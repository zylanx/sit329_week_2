==> flow/design.v <==
`timescale 1ns/1ns
module above_and_beyond
	(
		input clk,
		input input_button,
		input op_button,
		input [3:0] sliders,
		output [5:0] leds
	);
	wire [3:0] a;
	wire [3:0] b;
	wire [1:0] op;
	input_manager input_manager (
		.clk(clk),
		.input_button(input_button),
		.op_button(op_button),
		.sliders(sliders),
		.a(a),
		.b(b),
		.op(op),
		.selected_output(leds[5])
	);
	alu alu (
		.a(a),
		.b(b),
		.op(op),
		.out(leds[3:0]),
		.overflow(leds[4])
	);
endmodule
`timescale 1ns/1ns
module input_manager
	(
		input clk,
		input input_button,
		input op_button,
		input [3:0] sliders,
		output reg [3:0] a = 4'b0000,
		output reg [3:0] b = 4'b0000,
		output reg [1:0] op = 2'b00,
		output selected_output
	);
	reg input_button_delayed = 1'b0;
	reg op_button_delayed = 1'b0;
	reg output_select = 1'b0;
	assign selected_output = output_select;
	always @(posedge clk) begin
		input_button_delayed <= input_button;
		op_button_delayed <= op_button;
	end
	always @(posedge clk) begin
		if (input_button && ~input_button_delayed) begin
			if (~output_select) begin
				a <= sliders;
				output_select <= 1'b1;
			end else begin
				b <= sliders;
				output_select <= 1'b0;
			end
		end
	end
	always @(posedge clk) begin
		if (op_button && ~op_button_delayed) begin
			op <= op + 1;
		end
	end
endmodule
`timescale 1ns/1ns
module alu 
	(
		input [3:0] a,
		input [3:0] b,
		input [1:0] op,
		output reg [3:0] out,
		output reg overflow
	);
	always @* begin
		overflow = 0;
		case(op)
			2'b00: {overflow, out} = a + b;  
			2'b01: {overflow, out} = a - b;  
			2'b10: out = ~a;  
			2'b11: out = a & b;  
			default: out <= a + b;
		endcase
	end
endmodule
## Tool chain data of above_and_beyond

Tool output for the design above, in the order of the flow.
Line numbers count from 1 in the design file above.
Operators: Yosys type, input widths -> output width; for muxes data width and select width s.
Cell names lack the library's common part.
The mark - stands for no value.

- Design top: above_and_beyond
- Clock: clk
- Standard-cell library: sky130hd
- Library corner: tt_025C_1v80

## Elaborated design

Counts by Yosys on the flattened word-level netlist (proc, flatten, opt, wreduce; memories kept). Register bits leave out memories and registers merged into their read ports (data or address); mux counts leave out enables and synchronous resets folded into registers. Print and check cells are left out. Cells with the same type and inputs are merged into one.

- Register bits: 13
- Cells after elaboration: 26
- Output and inout port bits: 6

- Add/sub/neg operators: 3
- Multiplexer cells: 3
- Bitwise operators: 5
- Equality and inequality tests: 3
- Reductions and logical operators: 6

Operators by type and width:

| cell | count |
|---|---|
| $pmux 4 s4 | 1 |
| $add 4x4->5 | 1 |
| $sub 4x4->5 | 1 |
| $eq 2x2->1 const B | 2 |
| $reduce_and 2->1 | 2 |
| $and 4x4->4 | 1 |
| $not 4->4 | 1 |
| $not 1->1 | 3 |
| $pmux 1 s3 | 1 |
| $logic_and 1x1->1 | 2 |
| $add 2x1->2 const B | 1 |
| $eq 2x1->1 const B | 1 |
| $logic_not 2->1 | 1 |
| $reduce_or 2->1 | 1 |
| $mux 1 | 1 |

## Depth

Longest topological path by Yosys (ltp), each cell counted once; first at word level (registers and memories cut), then after technology mapping (sequential cells cut; the memories' decode and read muxes count).

- Depth in word-level cells: 3
- ABC_AREA: 0
- Mapped depth: 8
- Mapped depth without buffers: 8

## Netlist

Yosys stat after the flow's synthesis: flattened, memories mapped to cells. It holds for the ABC_AREA given above (unset counts as 0); a run with the other value may have another netlist.

Cell types:

| cell type | count | area in all (µm²) |
|---|---|---|
| edfxtp_1 | 11 | 330.317 |
| ha_1 | 12 | 150.144 |
| inv_1 | 16 | 60.058 |
| dfxtp_1 | 2 | 40.038 |
| fa_1 | 2 | 40.038 |
| a21oi_1 | 6 | 30.029 |
| buf_4 | 3 | 22.522 |
| nor2b_1 | 3 | 18.768 |
| o22ai_1 | 3 | 18.768 |
| o31a_1 | 2 | 17.517 |
| nand2_1 | 4 | 15.014 |
| and2_1 | 2 | 12.512 |
| nor3b_2 | 1 | 12.512 |
| a222oi_1 | 1 | 10.01 |
| mux2i_1 | 1 | 10.01 |
| o21ai_0 | 2 | 10.01 |
| a221oi_1 | 1 | 8.758 |
| a32oi_1 | 1 | 8.758 |

Other cell types: 9; their cells: 9.

- Flip-flop cells: 13
- Buffers: 3
- Standard cells after synthesis: 82
- Cell area after synthesis: 0.0008771 mm²

By module: a second synthesis without flattening, with its own total; a netlist apart from the flattened one above.

- Cells (unflattened synthesis): 76
- Area (unflattened synthesis): 0.0008646 mm²

Each row is one instance without its submodules.

By module:

| module | area (mm²) | cells | sequential area (mm²) | instances |
|---|---|---|---|---|
| alu | 0.0004492 | 56 | 0 | 1 |
| input_manager | 0.0004154 | 20 | 0.0003704 | 1 |
| above_and_beyond | 0 | 0 | 0 | 1 |

## Timing after synthesis

Source: OpenSTA report_checks on the synthesized netlist (no wires, ideal clock, input and output delay 20% of the period each), path of least setup slack; recovery checks are left aside. Register names are those of the netlist, which keeps one name where synthesis merged equal registers.

- Path kind: register to output
- From: register input_manager.b[0]
- To: output leds[1]
- Launch time at the first pin: 0.000 ns
- Buffers on the path: 0
- Delay of the path: 1.468 ns
- Stages on the path: 6
- Setup slack: 0.412 ns
- Period: 2.35 ns
- Data arrival time: 1.468 ns
- External output delay: 0.470 ns
- Required time: 1.880 ns
- Period reached after synthesis: 1.938 ns

"delay of the path" = arrival - input delay + setup time.
A path that ends at an output port has no setup time.
"stages on the path" counts driving pins, that of a launching flip-flop among them; a cell with two outputs on the path counts twice.
"period reached after synthesis" is the clock period less the worst setup slack; recovery checks do not enter. This is arithmetic on one report: input and output delays are still those of the set period (20% each).
The rows between start and end are the longest chain of elaborated cells between them; the timing report does not say that the signal goes this way. Where chains are equally long, one stands for them.
Each line given opens the expression or statement behind the cell; cells for indexed reads and writes are added by Yosys, which also makes memories of some case tables.

- Path through: edfxtp_1 ha_1 inv_1 fa_1 a222oi_1 mux2i_1
- Cells in the longest elaborated chain: 2
- Elaborated cells on any way between the ends: 3
- Those cells by class: 2 x add/sub; 1 x mux

RTL lines, path after synthesis:

| what | RTL line | RTL |
|---|---|---|
| start, declared | 39 | `output reg [3:0] b = 4'b0000,` |
| start, assigned | 57 | `b <= sliders;` |
| $sub 4x4->5 | 81 | `2'b01: {overflow, out} = a - b;` |
| $pmux 4 s4 | 79 | `case(op)` |
| end, declared | 8 | `output [5:0] leds` |

## Timing after layout

Path of least setup slack in the final report of entry A (OpenROAD, finished layout, wires in). Where an end is a register, its clock arrival counts in the times.

- Path kind: register to output
- From: register input_manager.a[0]
- To: output leds[1]
- Setup slack: -0.49 ns
- Buffers on the path: 1
- Stages on the path: 8
- External output delay: 0.36 ns
- Period: 1.81 ns
- Data arrival time: 1.93 ns
- Launch time at the first pin: 0.27 ns
- Required time: 1.45 ns

The rows between start and end are the longest chain of elaborated cells between them; the timing report does not say that the signal goes this way. Where chains are equally long, one stands for them.

- Path through: edfxtp_1 inv_2 ha_2 inv_2 fa_1 a222oi_1 mux2i_1 buf_2
- Cells in the longest elaborated chain: 2
- Elaborated cells on any way between the ends: 3
- Those cells by class: 2 x add/sub; 1 x mux

RTL lines, path post-layout:

| what | RTL line | RTL |
|---|---|---|
| start, declared | 38 | `output reg [3:0] a = 4'b0000,` |
| start, assigned | 54 | `a <= sliders;` |
| $sub 4x4->5 | 81 | `2'b01: {overflow, out} = a - b;` |
| $pmux 4 s4 | 79 | `case(op)` |
| end, declared | 8 | `output [5:0] leds` |

Wiki page: above_and_beyond / flow data

Record of 2 stored runs of the RTL-to-layout flow on above_and_beyond, platform sky130hd. The runs are unordered. Constraints: input delay and output delay 20% of the set period each, output load 0.01 pF.
"reached clock period" is the run's clock period less its worst setup slack. It is reckoned from that one timing run; input and output delays stay at 20% of the period that was set.
By "worst path time" is meant the share of the clock period that the worst setup path is allowed (20% is reserved at inputs, 20% at outputs), minus its slack. Clock arrival times at its registers enter into it.
"overall power" rests on the timing tool's default activity at the inputs, not on a simulated workload.

### Entry A

Settings: `period_ns=1.81`, `CAP_MARGIN=20`, `CORE_MARGIN=2`, `CORE_UTILIZATION=40`, `SLEW_MARGIN=20`

- Utilization in the final report: 0.636
- Worst path time: 1.93 ns
- Worst setup path kind: register to output
- Netlist area reported by Yosys: 0.0008771 mm²
- Reached clock period: 2.296 ns
- Setup slack of the worst path: -0.486 ns
- Overall power: 0.6482 mW
- Standard-cell area of the final layout: 0.001285 mm²
- Full die area: 0.0025832 mm²
- Final worst hold slack: 0.533 ns
- Summed negative setup slack: -1.849 ns

### Entry B

Settings: `period_ns=1.82`, `CORE_UTILIZATION=70`, `SETUP_SLACK_MARGIN=0.16`, `CELL_PAD_IN_SITES_DETAIL_PLACEMENT=1`, `ABC_AREA=1`, `GPL_ROUTABILITY_DRIVEN=1`, `CTS_CLUSTER_SIZE=29`, `MAX_ROUTING_LAYER=met4`, `CAP_MARGIN=20`, `CORE_MARGIN=2`, `SLEW_MARGIN=20`

Not finished: placement ended with error DPL-0033.
